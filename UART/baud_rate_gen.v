==> flow/design.v <==
module baud_rate_gen #(
    parameter Clock_rate = 100000000,  
    parameter Baud_rate = 9600  
)
(
    input wire i_Clk,
    output reg rx_Clk,
    output reg tx_Clk
);
    parameter MAX_RX = Clock_rate / (2 * Baud_rate * 16);
    parameter MAX_TX = Clock_rate / (2 * Baud_rate);
    parameter RX_CNT_WIDTH = $clog2(MAX_RX);
    parameter TX_CNT_WIDTH = $clog2(MAX_TX);
    reg [RX_CNT_WIDTH - 1:0] rxCounter = 0;  
    reg [TX_CNT_WIDTH - 1:0] txCounter = 0;
    initial begin
        rx_Clk = 1'b0;
        tx_Clk = 1'b0;
    end
    always @(posedge i_Clk)
    begin
        if(rxCounter == MAX_RX[RX_CNT_WIDTH - 1:0]) begin
            rxCounter <= 0;
            rx_Clk <= ~rx_Clk;
        end else begin
            rxCounter <= rxCounter + 1'b1;
        end
        if(txCounter == MAX_TX[TX_CNT_WIDTH - 1:0]) begin
            txCounter <=0;
            tx_Clk <= ~tx_Clk;
        end else begin
            txCounter <= txCounter + 1'b1;
        end
    end
endmodule
; ---- Step by step through the tools: baud_rate_gen
; What the tools print for baud_rate_gen, step after step.
; Line numbers count from 1 in the design file above.
; Operators: Yosys type, input widths -> output width; for muxes data width and select width s.
; Cell names lack the library's common part.
; The mark -- stands for no value.
[inputs]
design = baud_rate_gen
clock_port = i_Clk
lib = sky130hd
pvt_corner = tt_025C_1v80

; ---- Elaborated design
; Source: Yosys, flattened and elaborated, memories not mapped. Widths are those after wreduce; folded enables and synchronous resets count as part of the registers. Registers that Yosys merges into a memory's read port (data or address) are not register bits. Print and check cells do not count. Equal cells are merged and count once.
[classes]
addsub = 2
equal = 2
n_logic = 2
[ops]
columns = cell, n
row1 = $add 13x1->13 const B, 1
row2 = $eq 13x13->1 const B, 1
row3 = $add 9x1->9 const B, 1
row4 = $eq 9x9->1 const B, 1
row5 = $not 1->1, 2
[bits]
ff_bits = 24
inputBits = 1
out_inout_bits = 2

; ---- Longest topological paths
; Yosys ltp: most cells in a row. Word level: on the elaborated netlist, between registers, memories and ports. Mapped: between sequential cells and ports; inverters and the memories' decode and read muxes count.
[depth]
word_depth = 1
abc_area = 0
depth_mapped = 5
ltp_nobuf = 5

; ---- Synthesis result
; Source: synth_stat.txt of the flow (Yosys; design flattened, memories mapped). It holds for the ABC_AREA given above (unset counts as 0); a run with the other value may have another netlist.
; The area totals of this step are shown rounded.
[synth_totals]
cell_count = 109
area_um2 = 1060
ffs = 24
n_buf = 1
[types]
columns = type, n, type_area_um2
row1 = dfxtp_1, 22, 440.422
row2 = xnor2_1, 8, 70.067
row3 = edfxtp_1, 2, 60.058
row4 = ha_1, 4, 50.048
row5 = xor2_1, 5, 43.792
row6 = nor2_1, 11, 41.29
row7 = nand4_1, 5, 31.28
row8 = inv_1, 8, 30.029
row9 = nand3_1, 6, 30.029
row10 = nand2_1, 7, 26.275
row11 = nor4_4, 1, 21.27
row12 = nor3_1, 3, 15.014
row13 = o31ai_1, 2, 15.014
row14 = or4_1, 2, 15.014
row15 = or4b_4, 1, 13.763
row16 = and3_1, 2, 12.512
row17 = nor2b_1, 2, 12.512
row18 = nor4_1, 2, 12.512
; Not listed: further types 13, cells in them 16.

; ---- Timing after synthesis
; Source: OpenSTA report_checks on the synthesized netlist (no wires, ideal clock, input and output delay 20% of the period each), path of least setup slack; recovery checks are left aside. Register names are those of the netlist, which keeps one name where synthesis merged equal registers.
[synth_timing]
kind = flip-flop to flip-flop
startpoint = register txCounter[0]
endpoint = register tx_Clk
period_ps = 1650
setup_time_ps = 352
t_arrival_ps = 1372
required_ps = 1298
path_slack_ps = -74
path_delay_ps = 1724
driving_pins = 5
synth_period_reached_ps = 1724
; "path_delay_ps" is the arrival time less input delay plus setup time.
; "driving_pins" counts driving pins, that of a launching flip-flop among them; a cell with two outputs on the path counts twice.
; "synth_period_reached_ps" is the clock period less the worst setup slack; recovery checks do not enter. This is arithmetic on one report: input and output delays are still those of the set period (20% each).
; Between the ends stands the longest chain of elaborated cells between them, by number of cells; it is not shown to be the way that was timed. Of several equally long chains one is given.
; A line is the first line of the expression or statement that the cell stems from. Yosys adds cells for indexed reads and writes and turns some case tables into memories.
[synth_between]
cell_sequence = dfxtp_1 -> inv_1 -> ha_1 -> or4b_4 -> nor4_4
elab_chain_len = 1
cone_cells = 1
classes_between = 1 x eq/ne
[synth_lines]
columns = item, line
row1 = start: declaration, 15  ; reg [TX_CNT_WIDTH - 1:0] txCounter = 0;
row2 = start: assignment, 29  ; txCounter <=0;
row3 = start: assignment, 32  ; txCounter <= txCounter + 1'b1;
row4 = $eq 13x13->1, 28  ; if(txCounter == MAX_TX[TX_CNT_WIDTH - 1:0]) begin
row5 = end: assignment, 30  ; tx_Clk <= ~tx_Clk;
row6 = end: declaration, 8  ; output reg tx_Clk

; ---- Timing after layout
; Path of least setup slack in the final report of stored run 1 (OpenROAD, finished layout, wires in). Where an end is a register, its clock arrival counts in the times.
; The path's times are printed in steps of 10 ps; the period is the one set.
[layout_timing]
kind = flip-flop to flip-flop
startpoint = register txCounter[0]
endpoint = register txCounter[6]
period_ps = 2250
setup_time_ps = 90
t_arrival_ps = 1950
required_ps = 2470
path_slack_ps = 520
driving_pins = 7
; Between the ends stands the longest chain of elaborated cells between them, by number of cells; it is not shown to be the way that was timed. Of several equally long chains one is given.
[layout_between]
cell_sequence = dfxtp_1 -> inv_1 -> ha_1 -> or4b_4 -> nor4_4 -> buf_4 -> a21oi_1
elab_chain_len = 1
cone_cells = 2
classes_between = 1 x add/sub; 1 x eq/ne
[layout_lines]
columns = item, line
row1 = start: declaration, 15  ; reg [TX_CNT_WIDTH - 1:0] txCounter = 0;
row2 = start: assignment, 29  ; txCounter <=0;
row3 = start: assignment, 32  ; txCounter <= txCounter + 1'b1;
row4 = $add 13x1->13, 32
row5 = end: assignment, 29
row6 = end: assignment, 32
row7 = end: declaration, 15

; Measured results for baud_rate_gen: 2 stored runs of the Yosys and OpenROAD flow on sky130hd. The settings differ; the order carries no meaning. The constraints put input and output delay at 20% of the set period each and load the outputs with 0.01 pF.
; "design_power_mw" rests on the timing tool's default activity at the inputs, not on a simulated workload.
; The measured numbers are rounded.

[stored run 1: settings]
period_ns = 2.25
CORE_UTILIZATION = 40
CELL_PAD_IN_SITES_GLOBAL_PLACEMENT = 2
CELL_PAD_IN_SITES_DETAIL_PLACEMENT = 0
TNS_END_PERCENT = 85
GPL_TIMING_DRIVEN = 1
CAP_MARGIN = 20
MIN_ROUTING_LAYER = met1
CORE_MARGIN = 2
SLEW_MARGIN = 20
[stored run 1: results]
design_power_mw = 0.624
fin_ws_ps = 522
finalCellArea_um2 = 1140
yosys.chip_area_um2 = 1060
die_footprint_um2 = 3080
final_hold_ws_ps = 470
timing.setup.tns_ps = 0

[stored run 2: settings]
period_ns = 1.16
CORE_UTILIZATION = 33
SETUP_SLACK_MARGIN = 0.27
PLACE_DENSITY_LB_ADDON = 0.25
CTS_CLUSTER_SIZE = 48
CAP_MARGIN = 35
MAX_ROUTING_LAYER = met5
CORE_MARGIN = 2
SLEW_MARGIN = 20
[stored run 2: results]
design_power_mw = 1.43
fin_ws_ps = -395
finalCellArea_um2 = 1840
yosys.chip_area_um2 = 1060
die_footprint_um2 = 3690
final_hold_ws_ps = 495
timing.setup.tns_ps = -4620
